==> flow/design.v <==
`timescale 1ns / 1ps
module input_taker_3 #(parameter N=8, M=4, C=8)(
input clk,
input reset,
input [N-1:0] key,
input [M-1:0] Plaintxt,
input start,
output reg [31:0] data,
output reg [63:0] key_out,
output reg done
    );
    reg [3:0] i_cur;
    reg [3:0] i_next;
    reg [31:0] data_next;
    reg [63:0] key_next;
    reg [N-1:0] key_buf;
    reg [M-1:0] Plaintxt_buf;
    reg start_buf;
    wire done_buf;
    always @(posedge clk)
    begin
            key_buf<=key;
            Plaintxt_buf<=Plaintxt;
            start_buf<=start;
            done<=done_buf;
    end
    assign done_buf = (i_cur==8)?1:0;
    always @(posedge clk)
    begin
        if(reset)
        begin
            data<=0;
            key_out<=0;
            i_cur<=0;
        end
        else
        begin
            data<=data_next;
            key_out<=key_next;
            i_cur<=i_next;
        end
    end
    always @*
    begin
        if( ((start_buf==1) && (i_cur==0)) )
        begin
            i_next=i_cur+1;
            data_next = 0;
            key_next = 0;
        end
        else if(((i_cur<9) && (i_cur!=0)))
        begin
            i_next=i_cur+1;
            data_next = {(data[27:0]),Plaintxt_buf};
            key_next = {(key_out[59:0]),key_buf};
        end
        else 
        begin
            i_next=0;
            data_next = data;
            key_next = key_out;
        end
    end
endmodule
## Step by step through the tools: input_taker_3

The steps from the RTL of input_taker_3 to its reports follow in flow order.
Lines are those of the file above, counted from 1.
Library cell names are shortened.
The mark n/a stands for no value.

| set-up | value |
|---|---|
| design top | input_taker_3 |
| clock input | clk |
| standard-cell library | sky130hd |
| library corner | tt_025C_1v80 |

## Word-level counts

Yosys after proc, flatten, opt, wreduce and memory -nomap, before mapping. Enables and synchronous resets that opt folds into registers are not counted as muxes. Memory bits, and registers merged into a memory's read port (data or address), are not among the register bits. Print and check cells are not counted. Equal cells are merged and count once.

| word-level totals | value |
|---|---|
| ROM bits | 0 |
| memories | 0 |
| latch bits | 0 |
| bits in writable memories | 0 |
| bits of input ports | 15 |
| clocked read ports x word width | 0 |
| register bits | 114 |
| word-level cells | 18 |
| output and inout port bits | 97 |

| operators by class | value |
|---|---|
| multiply operators | 0 |
| $add $sub $neg | 1 |
| div/mod/pow operators | 0 |
| $lt $le $gt $ge | 1 |
| reductions and logical operators | 5 |
| bitwise gates (word level) | 0 |
| equality and inequality tests | 1 |
| mux-type cells | 3 |
| shift-type cells | 0 |

Operator list:

| kind | number |
|---|---|
| 4-bit two-way mux | 2 |
| 4-bit by 1-bit adder with 4-bit output (second input constant) | 1 |
| 4-bit < comparator (second input constant) | 1 |
| 4-bit equality test (second input constant) | 1 |
| 4-bit logical NOT | 1 |
| 4-bit nonzero test | 1 |
| 1-bit logical AND | 2 |
| 2-bit OR reduction | 1 |
| 1-bit two-way mux | 1 |

## Logic depth

Longest topological path by Yosys (ltp), each cell counted once; first at word level (registers and memories cut), then after technology mapping (sequential cells cut; the memories' decode and read muxes count).

| logic depth | value |
|---|---|
| word-level depth | 4 |
| ABC_AREA | 0 |
| gate-level depth with buffers | 8 |

## Netlist

The flow's flattened synthesis, as Yosys stat reports it; memories are mapped. The netlist is that of the ABC_AREA named above (0 if unset); the other value can give another one.

| synthesis totals | value |
|---|---|
| mapped area | 0.0044368 sq mm |
| mapped flip-flops | 114 |
| cells in the netlist | 376 |

Cells by type:

| type | number | area in all (sq um) |
|---|---|---|
| dfxtp_1 | 114 | 2.28E+03 |
| mux2i_1 | 96 | 960.922 |
| nand3b_1 | 109 | 818.285 |
| buf_6 | 9 | 101.347 |
| buf_2 | 12 | 60.058 |
| clkbuf_1 | 11 | 41.29 |
| ha_1 | 3 | 37.536 |
| buf_4 | 3 | 22.522 |
| nor2_1 | 5 | 18.768 |
| xnor2_1 | 2 | 17.517 |
| inv_1 | 4 | 15.014 |
| nand4bb_1 | 1 | 11.261 |
| a221o_1 | 1 | 10.01 |
| o21ai_2 | 1 | 8.758 |
| o21a_1 | 1 | 7.507 |
| and2_1 | 1 | 6.256 |
| nand2b_1 | 1 | 6.256 |
| nor2b_1 | 1 | 6.256 |
| nand3_1 | 1 | 5.005 |

## Timing after synthesis

Source: OpenSTA report_checks on the synthesized netlist (no wires, ideal clock, input and output delay 20% of the period each), path of least setup slack; recovery checks are left aside. Register names are those of the netlist, which keeps one name where synthesis merged equal registers.

| timing after synthesis | value |
|---|---|
| kind | flip-flop to flip-flop |
| from | reg i_cur[0] |
| to | reg data[10] |
| setup slack | 0.659 ns |
| clock period | 2.14 ns |
| driving pins on the path | 8 |
| time at the first pin | 0.000 ns |
| data required time | 2.068 ns |
| delay of the path | 1.481 ns |
| arrival | 1.409 ns |
| synthesis period reached | 1.481 ns |

"delay of the path" = arrival - input delay + setup time.
"driving pins on the path" counts driving pins, that of a launching flip-flop among them; a cell with two outputs on the path counts twice.
"synthesis period reached" = period - worst setup slack (recovery checks aside). The figure is calculated, with input and output delays left at 20% of the set period.
Between the ends stands the longest chain of elaborated cells between them, by number of cells; it is not shown to be the way that was timed. Of several equally long chains one is given.
A line is the first line of the expression or statement that the cell stems from. Yosys adds cells for indexed reads and writes and turns some case tables into memories.

| on the way, after synthesis | value |
|---|---|
| cells stage by stage | dfxtp_1 -> inv_1 -> ha_1 -> nor2b_1 -> o21ai_2 -> buf_6 -> buf_6 -> mux2i_1 |
| length of the longest elaborated chain | 3 |
| elaborated cells between the ends (all ways) | 6 |

Ends and longest elaborated chain, after synthesis:

| element | RTL line | text |
|---|---|---|
| start, declared | 12 | `reg [3:0] i_cur;` |
| start, assigned | 34 | `i_cur<=0;` |
| start, assigned | 40 | `i_cur<=i_next;` |
| 4-bit logical NOT | 45 | `if( ((start_buf==1) && (i_cur==0)) )` |
| 1-bit logical AND | 45 |  |
| 2-bit OR reduction | n/a |  |
| end, assigned | 32 | `data<=0;` |
| end, assigned | 38 | `data<=data_next;` |
| end, declared | 8 | `output reg [31:0] data,` |

## Worst path after layout

Path of least setup slack in the final report of run 2 (OpenROAD, finished layout, wires in). Where an end is a register, its clock arrival counts in the times.

| timing post-layout | value |
|---|---|
| kind | flip-flop to output port |
| from | reg key_out[18] |
| to | out key_out[18] |
| arrival | 1.34 ns |
| setup slack | 0.41 ns |
| external output delay | 0.44 ns |
| clock period | 2.18 ns |
| data required time | 1.74 ns |
| driving pins on the path | 2 |
| time at the first pin | 0.41 ns |

| on the way, post-layout | value |
|---|---|
| cells stage by stage | dfxtp_1 -> clkdlybuf4s50_1 |
| length of the longest elaborated chain | 0 |
| elaborated cells between the ends (all ways) | 0 |

Ends and longest elaborated chain, post-layout:

| element | RTL line | text |
|---|---|---|
| start, declared | 9 | `output reg [63:0] key_out,` |
| start, assigned | 33 | `key_out<=0;` |
| start, assigned | 39 | `key_out<=key_next;` |
| end, declared | 9 |  |

Appendix: measured runs

Top module input_taker_3; platform sky130hd; tools Yosys and OpenROAD; 2 stored runs in no particular order. Input and output delays are each 20% of the period that was set; the output load is 0.01 pF.
"worst path time" = time allowed to the worst setup path (clock period - input delay - output delay, where it has them) - its slack; a late launch clock adds to it, a late capture clock takes from it.

#### Run 1

| setting | value |
|---|---|
| period_ns | `1.27` |
| CORE_UTILIZATION | `68` |
| PLACE_DENSITY_LB_ADDON | `0.16` |
| CORE_ASPECT_RATIO | `0.56` |
| CTS_CLUSTER_DIAMETER | `114` |
| MAX_ROUTING_LAYER | `met5` |
| CAP_MARGIN | `20` |
| CORE_MARGIN | `2` |
| SLEW_MARGIN | `20` |

No results, placement failed with FLW-0024.

#### Run 2

| setting | value |
|---|---|
| period_ns | `2.18` |
| CORE_UTILIZATION | `34` |
| SETUP_SLACK_MARGIN | `0.3` |
| HOLD_SLACK_MARGIN | `-0.09` |
| GPL_TIMING_DRIVEN | `0` |
| CAP_MARGIN | `15` |
| SLEW_MARGIN | `25` |
| MAX_ROUTING_LAYER | `met5` |
| CORE_MARGIN | `2` |

| result | value |
|---|---|
| chip area after synthesis (Yosys) | 0.0044368 sq mm |
| overall die area | 0.0139795 sq mm |
| std-cell area (final layout) | 0.0063498 sq mm |
| utilization after routing | 50.1 % |
| worst setup slack after layout | 0.407 ns |
| sum of negative setup slack | 0.000 ns |
| worst path time | 1.34 ns |
| worst setup path kind | flip-flop to output port |
