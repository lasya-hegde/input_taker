==> flow/design.v <==
`timescale 1ns / 1ps
module input_taker #(parameter N=8, M=4, C=8)(
input clk,
input reset,
input [N-1:0] key,
input [M-1:0] Plaintxt,
input start,
output [31:0] data,
output [63:0] key_out,
output  done
    );
    reg [5:0] j_cur;
    wire [5:0] j_next;
    reg [31:0] pt_cur;
    reg [63:0] key_cur;
    reg [3:0] pt_next;
    reg [7:0] key_next;
    reg [N-1:0] key_buf;
    reg  [M-1:0] Plaintxt_buf;
    assign key_out = key_cur;
    assign data=pt_cur;
    always @(posedge clk)
    begin
        if(reset)
        begin
            pt_cur<=0;
            j_cur<=0;
            key_cur<=0;
            key_buf<=0;
            Plaintxt_buf<=0;
        end
        else
        begin
            pt_cur[(j_cur-1)-:4] <=pt_next;
            key_cur[(2*j_cur-1)-:8]<=key_next;
            j_cur<=j_next;
            key_buf<=key;
            Plaintxt_buf<=Plaintxt;
        end
    end
   always @*
   begin
        if(j_cur<36)
        begin
            pt_next=Plaintxt_buf;
            key_next=key_buf;
        end
        else
        begin
            pt_next=0;
            key_next=0;
        end
   end
    assign j_next = (  ((start==1) && (j_cur==0)) || ((j_cur<40) && (j_cur!=0)) ) ? (j_cur+4) : 0;
    assign done = (j_cur==36)?1:0;
endmodule
Step by step through the tools: input_taker
What the tools print for input_taker, step after step.
Lines are those of the file above, counted from 1.
Library cell names are shortened.
{"block": "inputs", "top_module": "input_taker", "clock_port": "clk", "lib": "sky130hd", "lib_corner": "tt_025C_1v80"}

Word-level counts
Source: Yosys, flattened and elaborated, memories not mapped. Widths are those after wreduce. Registers that Yosys merges into a memory's read port (data or address) are not register bits. Print and check cells do not count. Equal cells are merged and count once.
{"block": "classes", "n_addsub": 9, "n_mul": 0, "n_div": 0, "compare": 2, "n_eq": 1, "shift": 4, "muxes": 3, "logic": 7, "reduce_logical": 6}
{"block": "op_table", "operator": "negator 32 -> 33 bit", "n": 2}
{"block": "op_table", "operator": "bitwise AND 64 bit", "n": 1}
{"block": "op_table", "operator": "bitwise OR 64 bit", "n": 1}
{"block": "op_table", "operator": "NOT 64 bit", "n": 1}
{"block": "op_table", "operator": "variable shift 8 x 33 -> 64 bit", "n": 1}
{"block": "op_table", "operator": "variable shift 8 x 33 -> 64 bit with constant A", "n": 1}
{"block": "op_table", "operator": "variable shift 4 x 33 -> 32 bit", "n": 1}
{"block": "op_table", "operator": "variable shift 4 x 33 -> 32 bit with constant A", "n": 1}
{"block": "op_table", "operator": "bitwise AND 32 bit", "n": 1}
{"block": "op_table", "operator": "bitwise OR 32 bit", "n": 1}
{"block": "op_table", "operator": "NOT 32 bit", "n": 1}
{"block": "op_table", "operator": "less-than comparator 6 bit with constant B", "n": 2}
{"block": "op_table", "operator": "subtractor 9 x 5 -> 10 bit with constant B", "n": 1}
{"block": "op_table", "operator": "adder 8 x 2 -> 9 bit with constant B", "n": 1}
{"block": "op_table", "operator": "subtractor 8 x 4 -> 9 bit with constant B", "n": 1}
{"block": "op_table", "operator": "subtractor 7 x 1 -> 8 bit with constant B", "n": 1}
{"block": "op_table", "operator": "adder 7 x 2 -> 8 bit with constant B", "n": 1}
{"block": "op_table", "operator": "two-way mux 8 bit", "n": 1}
{"block": "op_table", "operator": "subtractor 6 x 1 -> 7 bit with constant B", "n": 1}
{"block": "op_table", "operator": "adder 6 x 3 -> 6 bit with constant B", "n": 1}
{"block": "op_table", "operator": "equality test 6 bit with constant B", "n": 1}
{"block": "op_table", "operator": "zero test 6 bit", "n": 1}
{"block": "op_table", "operator": "nonzero test 6 bit", "n": 1}
{"block": "op_table", "operator": "two-way mux 4 bit", "n": 1}
{"block": "op_table", "operator": "logical AND 1 bit", "n": 2}
{"block": "op_table", "operator": "OR reduction 2 bit", "n": 1}
{"block": "op_table", "operator": "logical OR 1 bit", "n": 1}
{"block": "op_table", "operator": "NOT 1 bit", "n": 1}
{"block": "op_table", "operator": "two-way mux 1 bit", "n": 1}
{"block": "bits", "regBits": 114, "latchBits": 0, "ram_bits": 0, "romBits": 0, "clocked_rd_ports_x_width": 0, "n_memories": 0, "out_inout_bits": 97, "elab_cells": 37}

Longest topological paths
Yosys ltp: most cells in a row. Word level: on the elaborated netlist, between registers, memories and ports. Mapped: between sequential cells and ports; inverters and the memories' decode and read muxes count.
{"block": "logic_depth", "word_depth": 8, "ABC_AREA": 0, "ltp_mapped": 18, "ltp_nobuf": 15}

Mapped cells and area
The flow's flattened synthesis, as Yosys stat reports it; memories are mapped. The netlist is that of the ABC_AREA named above (0 if unset); the other value can give another one.
{"block": "mapped", "mapped_cells": 534, "yosys_area_um2": 4994.8, "seqArea_um2": 2242.2, "ff_cells": 112, "n_buf": 28}
{"block": "by_type", "cell_type": "dfxtp_1", "n": 112, "area_total_um2": 2242.15}
{"block": "by_type", "cell_type": "nand2_1", "n": 109, "area_total_um2": 409.142}
{"block": "by_type", "cell_type": "mux2i_1", "n": 36, "area_total_um2": 360.346}
{"block": "by_type", "cell_type": "ha_1", "n": 22, "area_total_um2": 275.264}
{"block": "by_type", "cell_type": "o31ai_1", "n": 32, "area_total_um2": 240.23}
{"block": "by_type", "cell_type": "nand3_1", "n": 24, "area_total_um2": 120.115}
{"block": "by_type", "cell_type": "nor2b_1", "n": 16, "area_total_um2": 100.096}
{"block": "by_type", "cell_type": "o21ai_0", "n": 18, "area_total_um2": 90.086}
{"block": "by_type", "cell_type": "nand2b_1", "n": 14, "area_total_um2": 87.584}
{"block": "by_type", "cell_type": "a21oi_1", "n": 15, "area_total_um2": 75.072}
{"block": "by_type", "cell_type": "nand4_4", "n": 3, "area_total_um2": 63.811}
{"block": "by_type", "cell_type": "clkbuf_1", "n": 15, "area_total_um2": 56.304}
{"block": "by_type", "cell_type": "nor2_1", "n": 15, "area_total_um2": 56.304}
{"block": "by_type", "cell_type": "inv_1", "n": 13, "area_total_um2": 48.797}
{"block": "by_type", "cell_type": "nor4b_2", "n": 3, "area_total_um2": 45.043}
{"block": "by_type", "cell_type": "nand4_1", "n": 7, "area_total_um2": 43.792}
{"block": "by_type", "cell_type": "or2_1", "n": 7, "area_total_um2": 43.792}
{"block": "by_type", "cell_type": "and4b_1", "n": 4, "area_total_um2": 40.038}
Not listed: further types 35, cells in them 69.

Path before layout
OpenSTA on the mapped netlist: ideal clock, no wires. The path of least setup slack (recovery checks aside). Input and output delay are each 20% of the period. Register names are those of the netlist, which keeps one name where synthesis merged equal registers.
{"block": "synth_path", "kind": "flip-flop to flip-flop", "from": "reg j_cur[3]", "to": "reg key_cur[16]", "tclk_ns": 5.98, "setup_ns": 0.123, "t_arrival_ns": 3.872, "required_time_ns": 5.857, "slack_ns": 1.985, "path_delay_ns": 3.995, "stages": 19, "synth_period_reached_ns": 3.995}
"path_delay_ns" = arrival - input delay + setup time.
"stages": output pins that drive a net of the path, with the launching flip-flop's if there is one; two outputs of one cell count as two.
"synth_period_reached_ns" is the clock period less the worst setup slack; recovery checks do not enter. This is arithmetic on one report: input and output delays are still those of the set period (20% each).
The rows between start and end are the longest chain of elaborated cells between them; the timing report does not say that the signal goes this way. Where chains are equally long, one stands for them.
Each line given opens the expression or statement behind the cell; cells for indexed reads and writes are added by Yosys, which also makes memories of some case tables.
Lines with a computed index may be missing from the assigning lines.
{"block": "synth_between", "cell_sequence": "dfxtp_1 -> clkbuf_1 -> inv_1 -> ha_1 -> buf_4 -> nor2b_1 -> nand2_1 -> ha_1 -> and4bb_4 -> nand3_1 -> inv_1 -> nand2_1 -> ha_1 -> nor4b_1 -> nand4_1 -> clkbuf_1 -> nor4b_2 -> nand4_4 -> mux2i_1", "elab_chain_cells": 8, "cone_cells": 11, "cone_lines": 2, "cone_classes": "add/sub (4); compare (1); shift (2); mux (1); logic (3)"}
{"block": "synth_lines", "item": "start, declared", "line": 12, "rtl": "reg [5:0] j_cur;"}
{"block": "synth_lines", "item": "start, assigned", "line": 27, "rtl": "j_cur<=0;"}
{"block": "synth_lines", "item": "start, assigned", "line": 36, "rtl": "j_cur<=j_next;"}
{"block": "synth_lines", "item": "subtractor 7 x 1 -> 8 bit", "line": 35, "rtl": "key_cur[(2*j_cur-1)-:8]<=key_next;"}
{"block": "synth_lines", "item": "adder 8 x 2 -> 9 bit", "line": 35}
{"block": "synth_lines", "item": "subtractor 9 x 5 -> 10 bit", "line": 35}
{"block": "synth_lines", "item": "negator 32 -> 33 bit", "line": 35}
{"block": "synth_lines", "item": "variable shift 8 x 33 -> 64 bit", "line": 35}
{"block": "synth_lines", "item": "NOT 64 bit", "line": 35}
{"block": "synth_lines", "item": "bitwise AND 64 bit", "line": 35}
{"block": "synth_lines", "item": "bitwise OR 64 bit", "line": 35}
{"block": "synth_lines", "item": "end, assigned", "line": 28, "rtl": "key_cur<=0;"}
{"block": "synth_lines", "item": "end, declared", "line": 15, "rtl": "reg [63:0] key_cur;"}

Timing after layout
Path of least setup slack in the final report of flow run A (OpenROAD, finished layout, wires in). Where an end is a register, its clock arrival counts in the times.
{"block": "layout_path", "kind": "flip-flop to flip-flop", "from": "reg j_cur[2]", "to": "reg pt_cur[5]", "tclk_ns": 4.46, "setup_ns": 0.08, "t_arrival_ns": 4.30, "required_time_ns": 4.72, "slack_ns": 0.42, "stages": 16}
The rows between start and end are the longest chain of elaborated cells between them; the timing report does not say that the signal goes this way. Where chains are equally long, one stands for them.
Lines with a computed index may be missing from the assigning lines.
{"block": "layout_between", "cell_sequence": "dfxtp_2 -> inv_1 -> ha_1 -> nor2b_1 -> nand2_1 -> ha_1 -> and4bb_4 -> and3_1 -> inv_1 -> ha_1 -> nor4b_1 -> nand4_1 -> buf_4 -> nor2_1 -> nand4_1 -> o21ai_0", "elab_chain_cells": 8, "cone_cells": 11, "cone_lines": 2, "cone_classes": "add/sub (4); compare (1); shift (2); mux (1); logic (3)"}
{"block": "layout_lines", "item": "start, declared", "line": 12, "rtl": "reg [5:0] j_cur;"}
{"block": "layout_lines", "item": "start, assigned", "line": 27, "rtl": "j_cur<=0;"}
{"block": "layout_lines", "item": "start, assigned", "line": 36, "rtl": "j_cur<=j_next;"}
{"block": "layout_lines", "item": "subtractor 6 x 1 -> 7 bit", "line": 34, "rtl": "pt_cur[(j_cur-1)-:4] <=pt_next;"}
{"block": "layout_lines", "item": "adder 7 x 2 -> 8 bit", "line": 34}
{"block": "layout_lines", "item": "subtractor 8 x 4 -> 9 bit", "line": 34}
{"block": "layout_lines", "item": "negator 32 -> 33 bit", "line": 34}
{"block": "layout_lines", "item": "variable shift 4 x 33 -> 32 bit", "line": 34}
{"block": "layout_lines", "item": "NOT 32 bit", "line": 34}
{"block": "layout_lines", "item": "bitwise AND 32 bit", "line": 34}
{"block": "layout_lines", "item": "bitwise OR 32 bit", "line": 34}
{"block": "layout_lines", "item": "end, assigned", "line": 26, "rtl": "pt_cur<=0;"}
{"block": "layout_lines", "item": "end, declared", "line": 14, "rtl": "reg [31:0] pt_cur;"}

Subject: flow runs of input_taker

Hi,

Design input_taker on sky130hd. What follows are 2 stored runs of the flow, each under its own settings; their order means nothing. The constraints put input and output delay at 20% of the set period each and load the outputs with 0.01 pF.
"achievedPeriod_ns" means the clock period less the worst setup slack. The figure is calculated, with input and output delays left at 20% of the set period.
"worst_setup_path_time_ns" means the part of the period allowed to the worst setup path (the constraints hold back 20% at inputs and 20% at outputs) less its slack; where the path has registers, the arrival times of their clocks count too.

Flow run A
==> flow/run.sh <==
#!/bin/bash
# the make line also repeats the synthesis and layout settings of config.mk as NAME=value (left out here)
make -C /OpenROAD-flow-scripts/flow DESIGN_CONFIG=/design/flow/config.mk WORK_HOME=/design/flow/orfs CLKGATE_MAP_FILE= finish
==> flow/config.mk <==
export PLATFORM = sky130hd
export DESIGN_NAME = input_taker
export DESIGN_NICKNAME = input_taker
export VERILOG_FILES = /design/flow/design.v
export SDC_FILE = /design/flow/constraint.sdc
export NUM_CORES = 4
export LEC_CHECK = 0
export CAP_MARGIN = 20
export CORE_MARGIN = 2
export CORE_UTILIZATION = 40
export SLEW_MARGIN = 20
==> flow/constraint.sdc <==
create_clock -name core_clock -period 4.46 [get_ports {clk}]
set_input_delay 0.8920 -clock core_clock [delete_from_list [all_inputs] [get_ports {clk}]]
set_output_delay 0.8920 -clock core_clock [all_outputs]
set_load 0.01 [all_outputs]

==> results of flow run A, as JSON <==
{
  "timing.setup.ws_ns": 0.421,
  "achievedPeriod_ns": 4.039,
  "post_route_util_frac": 0.542,
  "hold_ws_ns": 0.456,
  "die_area_um2": 13396.9,
  "synth_chip_area_um2": 4994.8,
  "worst_setup_path_time_ns": 4.04,
  "critical_path_kind": "flip-flop to flip-flop",
  "fin_tns_ns": 0.000
}

Flow run B
==> flow/run.sh <==
#!/bin/bash
# the make line also repeats the synthesis and layout settings of config.mk as NAME=value (left out here)
make -C /OpenROAD-flow-scripts/flow DESIGN_CONFIG=/design/flow/config.mk WORK_HOME=/design/flow/orfs CLKGATE_MAP_FILE= finish
==> flow/config.mk <==
export PLATFORM = sky130hd
export DESIGN_NAME = input_taker
export DESIGN_NICKNAME = input_taker
export VERILOG_FILES = /design/flow/design.v
export SDC_FILE = /design/flow/constraint.sdc
export NUM_CORES = 4
export LEC_CHECK = 0
export CAP_MARGIN = 20
export CELL_PAD_IN_SITES_GLOBAL_PLACEMENT = 0
export CORE_MARGIN = 2
export CORE_UTILIZATION = 40
export GPL_TIMING_DRIVEN = 1
export HOLD_SLACK_MARGIN = 0.02
export MAX_ROUTING_LAYER = met4
export SLEW_MARGIN = 20
export TNS_END_PERCENT = 40
==> flow/constraint.sdc <==
create_clock -name core_clock -period 8.12 [get_ports {clk}]
set_input_delay 1.6240 -clock core_clock [delete_from_list [all_inputs] [get_ports {clk}]]
set_output_delay 1.6240 -clock core_clock [all_outputs]
set_load 0.01 [all_outputs]

==> results of flow run B, as JSON <==
{
  "timing.setup.ws_ns": 3.330,
  "achievedPeriod_ns": 4.790,
  "post_route_util_frac": 0.536,
  "hold_ws_ns": 0.459,
  "die_area_um2": 13396.9,
  "synth_chip_area_um2": 4994.8,
  "worst_setup_path_time_ns": 4.79,
  "critical_path_kind": "flip-flop to flip-flop",
  "fin_tns_ns": 0.000
}

Regards
